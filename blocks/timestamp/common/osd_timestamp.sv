==> flow/design.v <==
interface dii_channel_flat
  #(parameter N = 'x);
   logic [N*16-1:0] data;
   logic [N-1:0]    first;
   logic [N-1:0]    last;
   logic [N-1:0]    valid;
   logic [N-1:0]    ready;
endinterface  
package opensocdebug;
   typedef struct packed {
      logic [31:0] insn;
      logic [31:0] pc;
      logic        jb;
      logic        jal;
      logic        jr;
      logic [31:0] jbtarget;
      logic        valid;
      logic [31:0] wbdata;
      logic [4:0]  wbreg;
      logic        wben;
   } mor1kx_trace_exec;
endpackage  
module osd_timestamp
  #(parameter WIDTH = 16)
   (
    input                  clk,
    input                  enable,
    input                  rst,
    output reg [WIDTH-1:0] timestamp
    );
   always_ff @(posedge clk)
      if (rst)
        timestamp <= 0;
      else if (enable)
        timestamp <= timestamp + 1;
endmodule  
# Step by step through the tools: osd_timestamp
# The steps from the RTL of osd_timestamp to its reports follow in flow order.
# Lines are those of the file above, counted from 1.
# Operators: Yosys type, input widths -> output width; for muxes data width and select width s.
# Library cell names are shortened.
# Not given: n/a
[inputs]
top = "osd_timestamp"
clk_port = "clk"
lib = "sky130hd"
lib_corner = "tt_025C_1v80"

# Word-level counts
# Source: Yosys, flattened and elaborated, memories not mapped. Widths are those after wreduce; folded enables and synchronous resets count as part of the registers. Registers that Yosys merges into a memory's read port (data or address) are not register bits. Print and check cells do not count. Equal cells are merged and count once.
[bits]
ff_bits = 16
in_bits = 3
out_inout_bits = 16
[classes]
n_addsub = 1
[op_table]
columns = ["op", "n"]
rows = [
  ["$add 16x1->16 const B", 1],
]

# Logic depth
# Yosys ltp: most cells in a row. Word level: on the elaborated netlist, between registers, memories and ports. Mapped: between sequential cells and ports; inverters and the memories' decode and read muxes count.
[logic_depth]
depth_word = 1
ABC_AREA = 0
depth_mapped = 5
ltp_nobuf = 5

# Netlist
# Source: synth_stat.txt of the flow (Yosys; design flattened, memories mapped). It holds for the ABC_AREA given above (unset counts as 0); a run with the other value may have another netlist.
[by_type]
columns = ["cell_type", "n", "type_area_um2"]
rows = [
  ["dfxtp_1", 16, 320.307],
  ["nor2_1", 16, 60.058],
  ["xnor2_1", 6, 52.55],
  ["xor2_1", 4, 35.034],
  ["mux2_2", 2, 22.522],
  ["nand2_1", 6, 22.522],
  ["nand4_4", 1, 21.27],
  ["nor4_4", 1, 21.27],
  ["nor4_1", 3, 18.768],
  ["a21oi_1", 3, 15.014],
  ["nand3_1", 3, 15.014],
  ["nor3_1", 3, 15.014],
  ["nor4b_2", 1, 15.014],
  ["ha_1", 1, 12.512],
  ["nand4_2", 1, 12.512],
  ["clkbuf_1", 3, 11.261],
  ["mux2i_1", 1, 10.01],
  ["a31o_2", 1, 8.758],
]
# Other cell types: 10; their cells: 11.
[mapped]
mapped_cells = 83
mapped_area_um2 = 757.0
sequential_area_um2 = 320.3
ff_cells = 16
buffers = 3

# Path before layout
# Path of least setup slack by OpenSTA after synthesis, without wires, with an ideal clock, recovery checks aside; 20% of the period is set as input and as output delay. Where synthesis merged equal registers, the netlist keeps one of their names.
[synth_path]
kind = "register to register"
startpoint = "register timestamp[5]"
endpoint = "register timestamp[14]"
period_ns = 1.8
setup_ns = 0.121
launch_ns = 0.000
arrival_time_ns = 1.579
required_ns = 1.679
path_slack_ns = 0.100
delay_ns = 1.700
driving_pins = 5
synth_period_reached_ns = 1.7
# "delay_ns" = arrival - input delay + setup time.
# "driving_pins": output pins that drive a net of the path, with the launching flip-flop's if there is one; two outputs of one cell count as two.
# "synth_period_reached_ns" is the clock period less the worst setup slack; recovery checks do not enter. This is arithmetic on one report: input and output delays are still those of the set period (20% each).
# The rows between start and end are the longest chain of elaborated cells between them; the timing report does not say that the signal goes this way. Where chains are equally long, one stands for them.
# A line is the first line of the expression or statement that the cell stems from. Yosys adds cells for indexed reads and writes and turns some case tables into memories.
[synth_between]
path_cell_list = "dfxtp_1 nand4_2 or2_2 nor4_1 mux2_2"
elab_chain_len = 1
cells_between = 1
lines_between = 1
classes_between = "add/sub (1)"
[synth_rtl]
columns = ["item", "line", "rtl"]
rows = [
  ["start: declaration", 29, "output reg [WIDTH-1:0] timestamp"],
  ["start: assignment", 33, "timestamp <= 0;"],
  ["start: assignment", 35, "timestamp <= timestamp + 1;"],
  ["$add 16x1->16", 35, ""],
  ["end: assignment", 33, ""],
  ["end: assignment", 35, ""],
  ["end: declaration", 29, ""],
]

# Timing after layout
# From the final timing report of entry A: the path of least setup slack in the routed layout; clock arrival at registers is part of the times.
[layout_path]
kind = "register to output"
startpoint = "register timestamp[11]"
endpoint = "output timestamp[11]"
period_ns = 1.71
output_delay_ns = 0.34
launch_ns = 0.24
arrival_time_ns = 1.30
required_ns = 1.37
path_slack_ns = 0.07
driving_pins = 2
[layout_between]
path_cell_list = "dfxtp_1 clkdlybuf4s50_1"
elab_chain_len = 0
cells_between = 0
lines_between = 0
[layout_rtl]
columns = ["item", "line", "rtl"]
rows = [
  ["start: declaration", 29, "output reg [WIDTH-1:0] timestamp"],
  ["start: assignment", 33, "timestamp <= 0;"],
  ["start: assignment", 35, "timestamp <= timestamp + 1;"],
  ["end: declaration", 29, ""],
]

# Stored flow runs of osd_timestamp (2 of them; Yosys, OpenROAD, sky130hd). They differ in their settings and are not a sequence. Constraints: input delay and output delay 20% of the set period each, output load 0.01 pF.
# "clock_period_reached_ns" means the clock period less the worst setup slack. The figure is calculated, with input and output delays left at 20% of the set period.
# By "timing.worst_path_ns" is meant the share of the clock period that the worst setup path is allowed (20% is reserved at inputs, 20% at outputs), minus its slack. Clock arrival times at its registers enter into it.
# By "fin_power_w" is meant OpenSTA's value without simulated activity: inputs other than the clock are taken to toggle once in ten clock periods, and the tool carries that through the logic.

[[run]]
name = "entry A"
[run.settings]
period_ns = 1.71
CORE_UTILIZATION = 18
CAP_MARGIN = 20
CORE_MARGIN = 2
SLEW_MARGIN = 20
[run.results]
post_synth_area_um2 = 757.0
design.die.area_um2 = 4740.3
post_route_stdcell_area_um2 = 1149.8
post_route_util_pct = 28.5
setup_ws_ns = 0.068
setup_tns_ns = 0.000
hold_worst_slack_ns = 0.522
fin_power_w = 0.0007144
clock_period_reached_ns = 1.642
timing.worst_path_ns = 1.30
critical_path_type = "register to output"

[[run]]
name = "entry B"
[run.settings]
period_ns = 1.09
CORE_UTILIZATION = 66
PLACE_DENSITY_LB_ADDON = 0.03
CORE_ASPECT_RATIO = 1.52
CELL_PAD_IN_SITES_GLOBAL_PLACEMENT = 3
GPL_ROUTABILITY_DRIVEN = 1
CTS_CLUSTER_DIAMETER = 109
MAX_ROUTING_LAYER = "met5"
CAP_MARGIN = 20
CORE_MARGIN = 2
SLEW_MARGIN = 20
[run.results]
outcome = "did not finish, floorplanning stopped with PDN-0185"
