==> flow/design.v <==
interface dii_channel_flat
  #(parameter N = 'x);
   logic [N*16-1:0] data;
   logic [N-1:0]    first;
   logic [N-1:0]    last;
   logic [N-1:0]    valid;
   logic [N-1:0]    ready;
endinterface  
package opensocdebug;
   typedef struct packed {
      logic [31:0] insn;
      logic [31:0] pc;
      logic        jb;
      logic        jal;
      logic        jr;
      logic [31:0] jbtarget;
      logic        valid;
      logic [31:0] wbdata;
      logic [4:0]  wbreg;
      logic        wben;
   } mor1kx_trace_exec;
endpackage  
module osd_tracesample
  #(parameter WIDTH = 16)
   (
    input              clk,
    input              rst,
    input [WIDTH-1:0]  sample_data,
    input              sample_valid,
    output [WIDTH-1:0] fifo_data,
    output             fifo_overflow,
    output             fifo_valid,
    input              fifo_ready
    );
   reg [15:0]          ov_counter;
   logic               passthrough;
   assign passthrough = (ov_counter == 0);
   assign fifo_data[15:0] = passthrough ? sample_data[15:0] : ov_counter;
   generate
      if (WIDTH > 16)
        assign fifo_data[WIDTH-1:16] = sample_data[WIDTH-1:16];
   endgenerate
   assign fifo_overflow = ~passthrough;
   assign fifo_valid = passthrough ? sample_valid : 1'b1;
   logic               ov_increment, ov_saturate, ov_complete, ov_again;
   assign ov_increment = (sample_valid & !fifo_ready);
   assign ov_saturate  = &ov_counter;
   assign ov_complete  = fifo_overflow & fifo_ready & !sample_valid;
   assign ov_again     = fifo_overflow & fifo_ready & sample_valid;
   always_ff @(posedge clk) begin
     if (rst | ov_complete)
       ov_counter <= 0;
     else if (ov_again)
       ov_counter <= 1;
     else if (ov_increment & !ov_saturate)
       ov_counter <= ov_counter + 1;
   end
endmodule  
* Reports on osd_tracesample
The steps from the RTL of osd_tracesample to its reports follow in flow order. Lines are those of the file above, counted from 1. Cell names lack the library's common part. The mark - stands for no value.
Set-up: design top osd_tracesample, clock port clk, standard-cell library sky130hd, corner tt_025C_1v80

* Word-level counts
Source: Yosys, flattened and elaborated, memories not mapped. Widths are those after wreduce. Registers that Yosys merges into a memory's read port (data or address) are not register bits. Print and check cells do not count. Equal cells are merged and count once.
Word-level totals: register bits 16, output and inout bits 18
Cells by class: add/sub/neg operators 1, mux-type cells 4, bitwise gates (word level) 7, reductions and logical operators 7
Operator list (number):
- 16-bit by 1-bit adder with 16-bit output (second input constant) | 1
- 16-bit logical NOT | 1
- 16-bit AND reduction | 1
- 16-bit two-way mux | 1
- 1-bit AND | 5
- 1-bit logical NOT | 3
- 1-bit two-way mux | 3
- 2-bit nonzero test | 1
- 2-bit OR reduction | 1
- 1-bit OR | 1
- 1-bit NOT | 1

* Depth
Depth = most cells in a row (Yosys ltp): at word level without a register or memory, in the mapped netlist without a sequential cell, where the memories' decode and read muxes count.
Depth: depth after elaboration 6, ABC_AREA 0, depth in mapped cells 8

* Mapped cells and area
The flow's flattened synthesis, as Yosys stat reports it; memories are mapped. The netlist is that of the ABC_AREA named above (0 if unset); the other value can give another one.
Synthesis totals: cell count 148, mapped area 1171.1 um^2, sequential area 320.3 um^2, mapped flip-flops 16
Cell types:
- dfxtp_1 | number 16, total area 320.307 um^2
- a21o_1 | number 12, total area 90.086 um^2
- nand2_1 | number 20, total area 75.072 um^2
- a21oi_1 | number 13, total area 65.062 um^2
- o31ai_1 | number 6, total area 45.043 um^2
- or4_1 | number 5, total area 37.536 um^2
- a211o_1 | number 4, total area 35.034 um^2
- nand4_1 | number 5, total area 31.28 um^2
- o21ai_0 | number 6, total area 30.029 um^2
- ha_1 | number 2, total area 25.024 um^2
- buf_4 | number 3, total area 22.522 um^2
- inv_1 | number 6, total area 22.522 um^2
- nand4_4 | number 1, total area 21.27 um^2
- mux2i_1 | number 2, total area 20.019 um^2
- nor2_1 | number 5, total area 18.768 um^2
- nor4_1 | number 3, total area 18.768 um^2
- a21o_2 | number 2, total area 17.517 um^2
- a211oi_1 | number 2, total area 15.014 um^2
Other cell types: 26; their cells: 35.

* Path before layout
Path of least setup slack by OpenSTA after synthesis, without wires, with an ideal clock, recovery checks aside; 20% of the period is set as input and as output delay. Where synthesis merged equal registers, the netlist keeps one of their names.
Timing post-synthesis: path type register to output, from register ov_counter[0], to output fifo_data[0], clock period 3.76 ns, external output delay 0.752 ns, arrival 1.436 ns, data required time 3.008 ns, setup slack 1.572 ns, path delay 1.436 ns, stages 7, buffers on the path 1, synthesis period reached 2.188 ns
"path delay" is the arrival time less input delay plus setup time. At an output port there is no setup time. "stages": output pins that drive a net of the path, with the launching flip-flop's if there is one; two outputs of one cell count as two. "synthesis period reached" is the clock period less the worst setup slack; recovery checks do not enter. This is arithmetic on one report: input and output delays are still those of the set period (20% each). Between the ends stands the longest chain of elaborated cells between them, by number of cells; it is not shown to be the way that was timed. Of several equally long chains one is given. A line is the first line of the expression or statement that the cell stems from. Yosys adds cells for indexed reads and writes and turns some case tables into memories. A register here has more assigning lines than the two given.
Between the ends, post-synthesis: cell sequence dfxtp_1 inv_1 ha_1 nor4b_2 and4_1 clkbuf_1 o21ai_0, cells in the longest elaborated chain 2
RTL lines, path post-synthesis:
- start: declaration | RTL line 35 | reg [15:0]          ov_counter;
- start: assignment | RTL line 52 | ov_counter <= 0;
- start: assignment | RTL line 56 | ov_counter <= ov_counter + 1;
- 16-bit logical NOT | RTL line 37 | assign passthrough = (ov_counter == 0);
- 16-bit two-way mux | RTL line 38 | assign fifo_data[15:0] = passthrough ? sample_data[15:0] : ov_counter;
- end: declaration | RTL line 30 | output [WIDTH-1:0] fifo_data,

* Timing after layout
From the final timing report of run A: the path of least setup slack in the routed layout; clock arrival at registers is part of the times.
Timing post-layout: path type register to output, from register ov_counter[0], to output fifo_data[1], clock period 1.87 ns, external output delay 0.37 ns, arrival 1.76 ns, data required time 1.50 ns, setup slack -0.26 ns, stages 10, buffers on the path 3
Between the ends stands the longest chain of elaborated cells between them, by number of cells; it is not shown to be the way that was timed. Of several equally long chains one is given. A register here has more assigning lines than the two given.
Between the ends, post-layout: cell sequence dfxtp_2 inv_2 ha_4 nor4b_4 and4_4 buf_6 buf_6 nand2_2 o21ai_1 buf_2, cells in the longest elaborated chain 2
RTL lines, path post-layout:
- start: declaration | RTL line 35 | reg [15:0]          ov_counter;
- start: assignment | RTL line 52 | ov_counter <= 0;
- start: assignment | RTL line 56 | ov_counter <= ov_counter + 1;
- 16-bit logical NOT | RTL line 37 | assign passthrough = (ov_counter == 0);
- 16-bit two-way mux | RTL line 38 | assign fifo_data[15:0] = passthrough ? sample_data[15:0] : ov_counter;
- end: declaration | RTL line 30 | output [WIDTH-1:0] fifo_data,

2 stored runs of osd_tracesample in the flow (synthesis by Yosys, layout by OpenROAD, sky130hd cells), in arbitrary order. Constraints: input delay and output delay 20% of the set period each, output load 0.01 pF.
"total power of the final layout" rests on the timing tool's default activity at the inputs, not on a simulated workload.

[run A] flow files
==> flow/run.sh <==
#!/bin/bash
# the make line also repeats the synthesis and layout settings of config.mk as NAME=value (left out here)
make -C /OpenROAD-flow-scripts/flow DESIGN_CONFIG=/design/flow/config.mk WORK_HOME=/design/flow/orfs CLKGATE_MAP_FILE= finish
==> flow/config.mk <==
export PLATFORM = sky130hd
export DESIGN_NAME = osd_tracesample
export DESIGN_NICKNAME = osd_tracesample
export VERILOG_FILES = /design/flow/design.v
export SDC_FILE = /design/flow/constraint.sdc
export NUM_CORES = 4
export LEC_CHECK = 0
export CAP_MARGIN = 20
export CORE_MARGIN = 2
export CORE_UTILIZATION = 40
export SLEW_MARGIN = 20
==> flow/constraint.sdc <==
create_clock -name core_clock -period 1.87 [get_ports {clk}]
set_input_delay 0.3740 -clock core_clock [delete_from_list [all_inputs] [get_ports {clk}]]
set_output_delay 0.3740 -clock core_clock [all_outputs]
set_load 0.01 [all_outputs]

[run A] result: setup total negative slack -3.848 ns; netlist area reported by Yosys 1171.1 um^2; standard-cell area after routing 1984.4 um^2; lowest setup slack -0.263 ns; utilization after routing 0.72; die outline area 3376.8 um^2; total power of the final layout 0.0009405 W

[run B] flow files
==> flow/run.sh <==
#!/bin/bash
# the make line also repeats the synthesis and layout settings of config.mk as NAME=value (left out here)
make -C /OpenROAD-flow-scripts/flow DESIGN_CONFIG=/design/flow/config.mk WORK_HOME=/design/flow/orfs CLKGATE_MAP_FILE= finish
==> flow/config.mk <==
export PLATFORM = sky130hd
export DESIGN_NAME = osd_tracesample
export DESIGN_NICKNAME = osd_tracesample
export VERILOG_FILES = /design/flow/design.v
export SDC_FILE = /design/flow/constraint.sdc
export NUM_CORES = 4
export LEC_CHECK = 0
export CAP_MARGIN = 20
export CELL_PAD_IN_SITES_DETAIL_PLACEMENT = 0
export CELL_PAD_IN_SITES_GLOBAL_PLACEMENT = 1
export CORE_MARGIN = 2
export CORE_UTILIZATION = 41
export GPL_ROUTABILITY_DRIVEN = 0
export GPL_TIMING_DRIVEN = 0
export PLACE_DENSITY = 0.83
export SLEW_MARGIN = 20
==> flow/constraint.sdc <==
create_clock -name core_clock -period 2.72 [get_ports {clk}]
set_input_delay 0.5440 -clock core_clock [delete_from_list [all_inputs] [get_ports {clk}]]
set_output_delay 0.5440 -clock core_clock [all_outputs]
set_load 0.01 [all_outputs]

[run B] result: setup total negative slack 0.000 ns; netlist area reported by Yosys 1171.1 um^2; standard-cell area after routing 1621.6 um^2; lowest setup slack 0.224 ns; utilization after routing 0.593; die outline area 3299.9 um^2; total power of the final layout 0.000576 W
