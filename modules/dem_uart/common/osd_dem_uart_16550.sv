==> flow/design.v <==
interface dii_channel_flat
  #(parameter N = 'x);
   logic [N*16-1:0] data;
   logic [N-1:0]    first;
   logic [N-1:0]    last;
   logic [N-1:0]    valid;
   logic [N-1:0]    ready;
endinterface  
package opensocdebug;
   typedef struct packed {
      logic [31:0] insn;
      logic [31:0] pc;
      logic        jb;
      logic        jal;
      logic        jr;
      logic [31:0] jbtarget;
      logic        valid;
      logic [31:0] wbdata;
      logic [4:0]  wbreg;
      logic        wben;
   } mor1kx_trace_exec;
endpackage  
import dii_package::dii_flit;
module osd_dem_uart_16550
  (input clk, rst,
   input            bus_req,
   input [2:0]      bus_addr,
   input            bus_write,
   input [7:0]      bus_wdata,
   output reg       bus_ack,
   output reg [7:0] bus_rdata,
   input            drop,
   output reg       out_valid,
   output reg [7:0] out_char,
   input            out_ready,
   input            in_valid,
   input [7:0]      in_char,
   output reg       in_ready,
   output           irq
   );
   localparam REG_RBR_THR = 0;
   localparam REG_IER     = 1;
   localparam REG_IIR_FCR = 2;
   localparam REG_LCR     = 3;
   localparam REG_LSR     = 5;
   localparam INTR_NONE = 4'b0001;
   localparam INTR_LS   = 4'b0110;
   localparam INTR_RBF  = 4'b0100;
   localparam INTR_TBE  = 4'b0010;
   localparam BIT_LSR_DR   = 0;  
   localparam BIT_LSR_THRE = 5;  
   localparam BIT_LSR_TEMT = 6;  
   logic [7:0]  lcr;
   logic [7:0]  nxt_lcr;
   logic [15:0] divisor;
   logic [15:0] nxt_divisor;
   logic        erbfi, etbei, elsi;
   logic        nxt_erbfi, nxt_etbei, nxt_elsi;
   logic        irq_rbf;
   logic        irq_tbe;
   logic        irq_ls;
   assign irq_rbf = erbfi & in_valid;             
   assign irq_tbe = etbei & (out_ready | drop);   
   assign irq_ls  = elsi & 1'b0;                  
   assign irq = irq_rbf | irq_tbe | irq_ls;
   logic        fifo_enable;
   logic        fifo_rx_clear;
   logic        fifo_tx_clear;
   logic        dma_mode;
   logic        nxt_fifo_enable;
   logic        nxt_fifo_rx_clear;
   logic        nxt_fifo_tx_clear;
   logic        nxt_dma_mode;
   always_ff @(posedge clk) begin
      if (rst) begin
         erbfi <= 1'b0;
         etbei <= 1'b0;
         elsi <= 1'b0;
         fifo_enable <= 1'b0;
         fifo_rx_clear <= 1'b0;
         fifo_tx_clear <= 1'b0;
         dma_mode <= 1'b0;
         lcr <= 8'h0;
      end else begin
         erbfi <= nxt_erbfi;
         etbei <= nxt_etbei;
         elsi <= nxt_elsi;
         fifo_enable <= nxt_fifo_enable;
         fifo_rx_clear <= nxt_fifo_rx_clear;
         fifo_tx_clear <= nxt_fifo_tx_clear;
         dma_mode <= nxt_dma_mode;
         lcr <= nxt_lcr;
         divisor <= nxt_divisor;
      end
   end
   logic dlab;
   assign dlab = lcr[7];
   assign bus_ack = bus_req;
   always_comb begin
      nxt_erbfi = erbfi;
      nxt_etbei = etbei;
      nxt_elsi = elsi;
      nxt_fifo_enable = fifo_enable;
      nxt_fifo_rx_clear = fifo_rx_clear;
      nxt_fifo_tx_clear = fifo_tx_clear;
      nxt_dma_mode = dma_mode;
      nxt_lcr = lcr;
      nxt_divisor = divisor;
      out_char = 8'h0;
      out_valid = 1'b0;
      in_ready = 1'b0;
      bus_rdata = 8'h0;
      if (bus_req) begin
         case (bus_addr)
            REG_RBR_THR: begin
               if (dlab) begin
                  if (bus_write) begin
                     nxt_divisor = {divisor[15:8], bus_wdata};
                  end else begin
                     bus_rdata = divisor[7:0];
                  end
               end else begin
                  if (bus_write) begin
                     out_char = bus_wdata;
                     out_valid = 1'b1;
                  end else begin
                     bus_rdata = in_char;
                     in_ready = 1'b1;
                  end
               end
            end
            REG_IER: begin
               if (dlab) begin
                  if (bus_write) begin
                     nxt_divisor = {bus_wdata, divisor[7:0]};
                  end else begin
                     bus_rdata = divisor[15:8];
                  end
               end else begin
                  if (bus_write) begin
                     {nxt_elsi, nxt_etbei, nxt_erbfi} = bus_wdata[2:0];
                  end else begin
                     bus_rdata = {5'h0, elsi, etbei, erbfi};
                  end
               end
            end
            REG_IIR_FCR: begin
               if (bus_write) begin
                  {nxt_dma_mode, nxt_fifo_tx_clear, nxt_fifo_rx_clear, nxt_fifo_enable} = bus_wdata[3:0];
               end else begin
                  bus_rdata[7:6] = {fifo_enable, fifo_enable};
                  bus_rdata[5:4] = 2'h0;
                  if (irq_ls) begin
                     bus_rdata[3:0] = INTR_LS;
                  end else if (irq_rbf) begin
                     bus_rdata[3:0] = INTR_RBF;
                  end else if (irq_tbe) begin
                     bus_rdata[3:0] = INTR_TBE;
                  end else begin
                     bus_rdata[3:0] = INTR_NONE;
                  end
               end
            end
            REG_LCR: begin
               if (bus_write) begin
                  nxt_lcr = bus_wdata;
               end else begin
                  bus_rdata = lcr;
               end
            end
            REG_LSR: begin
               bus_rdata = 8'h0;
               bus_rdata[BIT_LSR_DR] = in_valid;
               bus_rdata[BIT_LSR_TEMT] = out_ready;
               bus_rdata[BIT_LSR_THRE] = out_ready;
            end
         endcase
      end
      if (fifo_enable & fifo_rx_clear) begin
         nxt_fifo_rx_clear = 0;
      end
      if (fifo_enable & fifo_tx_clear) begin
         nxt_fifo_tx_clear = 0;
      end
   end
endmodule  
# From RTL to reports: osd_dem_uart_16550
# What the tools print for osd_dem_uart_16550, step after step.
# Lines are those of the file above, counted from 1.
# Operators carry their Yosys type and port widths (W data, S select, Z words).
# Library cell names are shortened.
design:
  top: "osd_dem_uart_16550"
  clock_port: "clk"
  lib: "sky130hd"
  lib_corner: "tt_025C_1v80"

# Elaborated design
# Counts by Yosys on the flattened word-level netlist (proc, flatten, opt, wreduce; memories kept). Register bits leave out memories and registers merged into their read ports (data or address). Print and check cells are left out. Cells with the same type and inputs are merged into one.
word_totals:
  regBits: 28
  latchBits: 0
  mem_bits_rw: 0
  rom_bits: 0
  clocked_rd_ports_x_width: 0
  n_memories: 0
  out_inout_bits: 20
  elab_cells: 59
classes:
  n_addsub: 0
  n_mul: 0
  div_mod_pow: 0
  cmp: 0
  n_eq: 4
  shift: 0
  n_mux: 34
  logic: 8
  reduce_logical: 6
op_table:
  columns: ["cell", "n"]
  rows:
  - ["$mux W8", 13]
  - ["$pmux W16 S2", 1]
  - ["$mux W16", 2]
  - ["$pmux W4 S4", 1]
  - ["$reduce_and A6 Y1", 2]
  - ["$pmux W1 S5", 2]
  - ["$mux W3", 3]
  - ["$pmux W1 S4", 2]
  - ["$mux W1", 8]
  - ["$eq A3 B2 Y1 const B", 2]
  - ["$reduce_and A3 Y1", 2]
  - ["$not A1 Y1", 4]
  - ["$reduce_and A4 Y1", 1]
  - ["$mux W2", 2]
  - ["$eq A3 B1 Y1 const B", 1]
  - ["$eq A3 B3 Y1 const B", 1]
  - ["$logic_not A3 Y1", 1]
  - ["$and A1 B1 Y1", 2]
  - ["$or A1 B1 Y1", 2]

# Depth
# Depth = most cells in a row (Yosys ltp): at word level without a register or memory, in the mapped netlist without a sequential cell, where the memories' decode and read muxes count.
logic_depth:
  word_depth: 7
  ABC_AREA: 0
  ltp_mapped: 6
  mapped_depth_nobuf: 4

# Netlist
# Yosys stat after the flow's synthesis: flattened, memories mapped to cells. It holds for the ABC_AREA given above (unset counts as 0); a run with the other value may have another netlist.
# The area totals of this step are shown rounded.
by_type:
  columns: ["cell", "n"]
  rows:
  - ["edfxtp_1", 16]
  - ["dfxtp_1", 12]
  - ["mux2i_1", 13]
  - ["and2_1", 16]
  - ["nor2b_1", 12]
  - ["nor2_1", 16]
  - ["a21oi_1", 10]
  - ["nand2_1", 13]
  - ["mux2_2", 3]
  - ["buf_2", 5]
  - ["a22oi_1", 3]
  - ["o21ai_0", 4]
  - ["o21ai_1", 4]
  - ["a31oi_1", 3]
  - ["nand2b_1", 3]
  - ["nor4_1", 3]
  - ["a22o_1", 2]
  - ["buf_4", 2]
# Not listed: further types 22, cells in them 29.
mapped:
  cell_count: 169
  mapped_area_um2: 1610
  sequential_area_um2: 721
  ffs: 28
  buf_cells: 12

# Worst setup path after synthesis
# Path of least setup slack by OpenSTA after synthesis, without wires, with an ideal clock, recovery checks aside; 20% of the period is set as input and as output delay. Where synthesis merged equal registers, the netlist keeps one of their names.
synth_path:
  kind: "in2reg"
  startpoint: "input port bus_addr[2]"
  endpoint: "register divisor[0]"
  clock_period_ns: 2.44
  in_delay_ns: 0.488
  t_first_pin_ns: 0.488
  t_arrival_ns: 1.864
  path_slack_ns: 0.182
  delay_ns: 1.771
  path_stages: 3
  period_less_setup_slack_ns: 2.258
# "delay_ns" is the arrival time less input delay plus setup time.
# "path_stages": output pins that drive a net of the path, with the launching flip-flop's if there is one; two outputs of one cell count as two.
# "period_less_setup_slack_ns" is the clock period less the worst setup slack; recovery checks do not enter. This is arithmetic on one report: input and output delays are still those of the set period (20% each).
# Between the ends stands the longest chain of elaborated cells between them, by number of cells; it is not shown to be the way that was timed. Of several equally long chains one is given.
# Each line given opens the expression or statement behind the cell; cells for indexed reads and writes are added by Yosys, which also makes memories of some case tables.
# Only ways into the end's enable, where the timed path ends, are counted here.
synth_via:
  cell_sequence: "buf_2 -> nand3b_1 -> nor4_1"
  elab_chain_cells: 3
  cone_cells: 4
  cone_lines: 1
  classes_between: "eq/ne (1); logic (1); reduce/logical (2)"
synth_lines:
  columns: ["element", "line_no", "source"]
  rows:
  - ["from (decl)", 27, "input [2:0]      bus_addr,"]
  - ["$eq A3 B1 Y1", 114, "case (bus_addr)"]
  - ["$not A1 Y1", null, null]
  - ["$reduce_and A6 Y1", null, null]
  - ["to (assign)", 93, "divisor <= nxt_divisor;"]
  - ["to (decl)", 55, "logic [15:0] divisor;"]

# Worst path after layout
# Path of least setup slack in the final report of run A (OpenROAD, finished layout, wires in). Where an end is a register, its clock arrival counts in the times.
layout_path:
  kind: "in2out"
  startpoint: "input port bus_addr[2]"
  endpoint: "output port bus_rdata[4]"
  clock_period_ns: 2.26
  in_delay_ns: 0.45
  t_first_pin_ns: 0.45
  t_arrival_ns: 1.94
  path_slack_ns: -0.13
  path_stages: 9
# Between the ends stands the longest chain of elaborated cells between them, by number of cells; it is not shown to be the way that was timed. Of several equally long chains one is given.
layout_via:
  cell_sequence: "buf_8 -> buf_6 -> or4_4 -> buf_6 -> nor2_4 -> buf_6 -> a22oi_2 -> a21oi_2 -> buf_2"
  elab_chain_cells: 3
  cone_cells: 6
  cone_lines: 2
  classes_between: "eq/ne (3); mux (2); reduce/logical (1)"
layout_lines:
  columns: ["element", "line_no", "source"]
  rows:
  - ["from (decl)", 27, "input [2:0]      bus_addr,"]
  - ["$eq A3 B2 Y1", 114, "case (bus_addr)"]
  - ["$pmux W4 S4", 114, null]
  - ["$mux W8", 113, "if (bus_req) begin"]
  - ["to (decl)", 31, "output reg [7:0] bus_rdata,"]

# Stored flow runs of osd_dem_uart_16550 (2 of them; Yosys, OpenROAD, sky130hd). They differ in their settings and are not a sequence. Constraints: input delay and output delay 20% of the set period each, output load 0.01 pF.
# "worstPathTime_ns" = time allowed to the worst setup path (clock period - input delay - output delay, where it has them) - its slack; a late launch clock adds to it, a late capture clock takes from it.
# The results are shown rounded.
runs:
  - name: "run A"
    settings:
      period_ns: 2.26
      CORE_UTILIZATION: 28
      CELL_PAD_IN_SITES_GLOBAL_PLACEMENT: 1
      CELL_PAD_IN_SITES_DETAIL_PLACEMENT: 0
      TNS_END_PERCENT: 65
      ABC_AREA: 0
      GPL_TIMING_DRIVEN: 0
      GPL_ROUTABILITY_DRIVEN: 1
      SLEW_MARGIN: 35
      MIN_ROUTING_LAYER: "met2"
      MAX_ROUTING_LAYER: "met4"
      CAP_MARGIN: 20
      CORE_MARGIN: 2
    results:
      worstSetupSlack_ns: -0.134
      post_route_util_pct: 45.7
      ys_area_um2: 1610
      dieArea_um2: 6390
      stdcell_area_um2: 2530
      worstPathTime_ns: 1.49
      path_kind: "in2out"
  - name: "run B"
    settings:
      period_ns: 2.38
      CORE_UTILIZATION: 49
      PLACE_DENSITY: 0.54
      CORE_ASPECT_RATIO: 0.93
      TNS_END_PERCENT: 20
      ABC_AREA: 0
      CAP_MARGIN: 20
      CORE_MARGIN: 2
      SLEW_MARGIN: 20
    results:
      worstSetupSlack_ns: -0.006
      post_route_util_pct: 74.2
      ys_area_um2: 1610
      dieArea_um2: 3770
      stdcell_area_um2: 2380
      worstPathTime_ns: 1.43
      path_kind: "in2out"
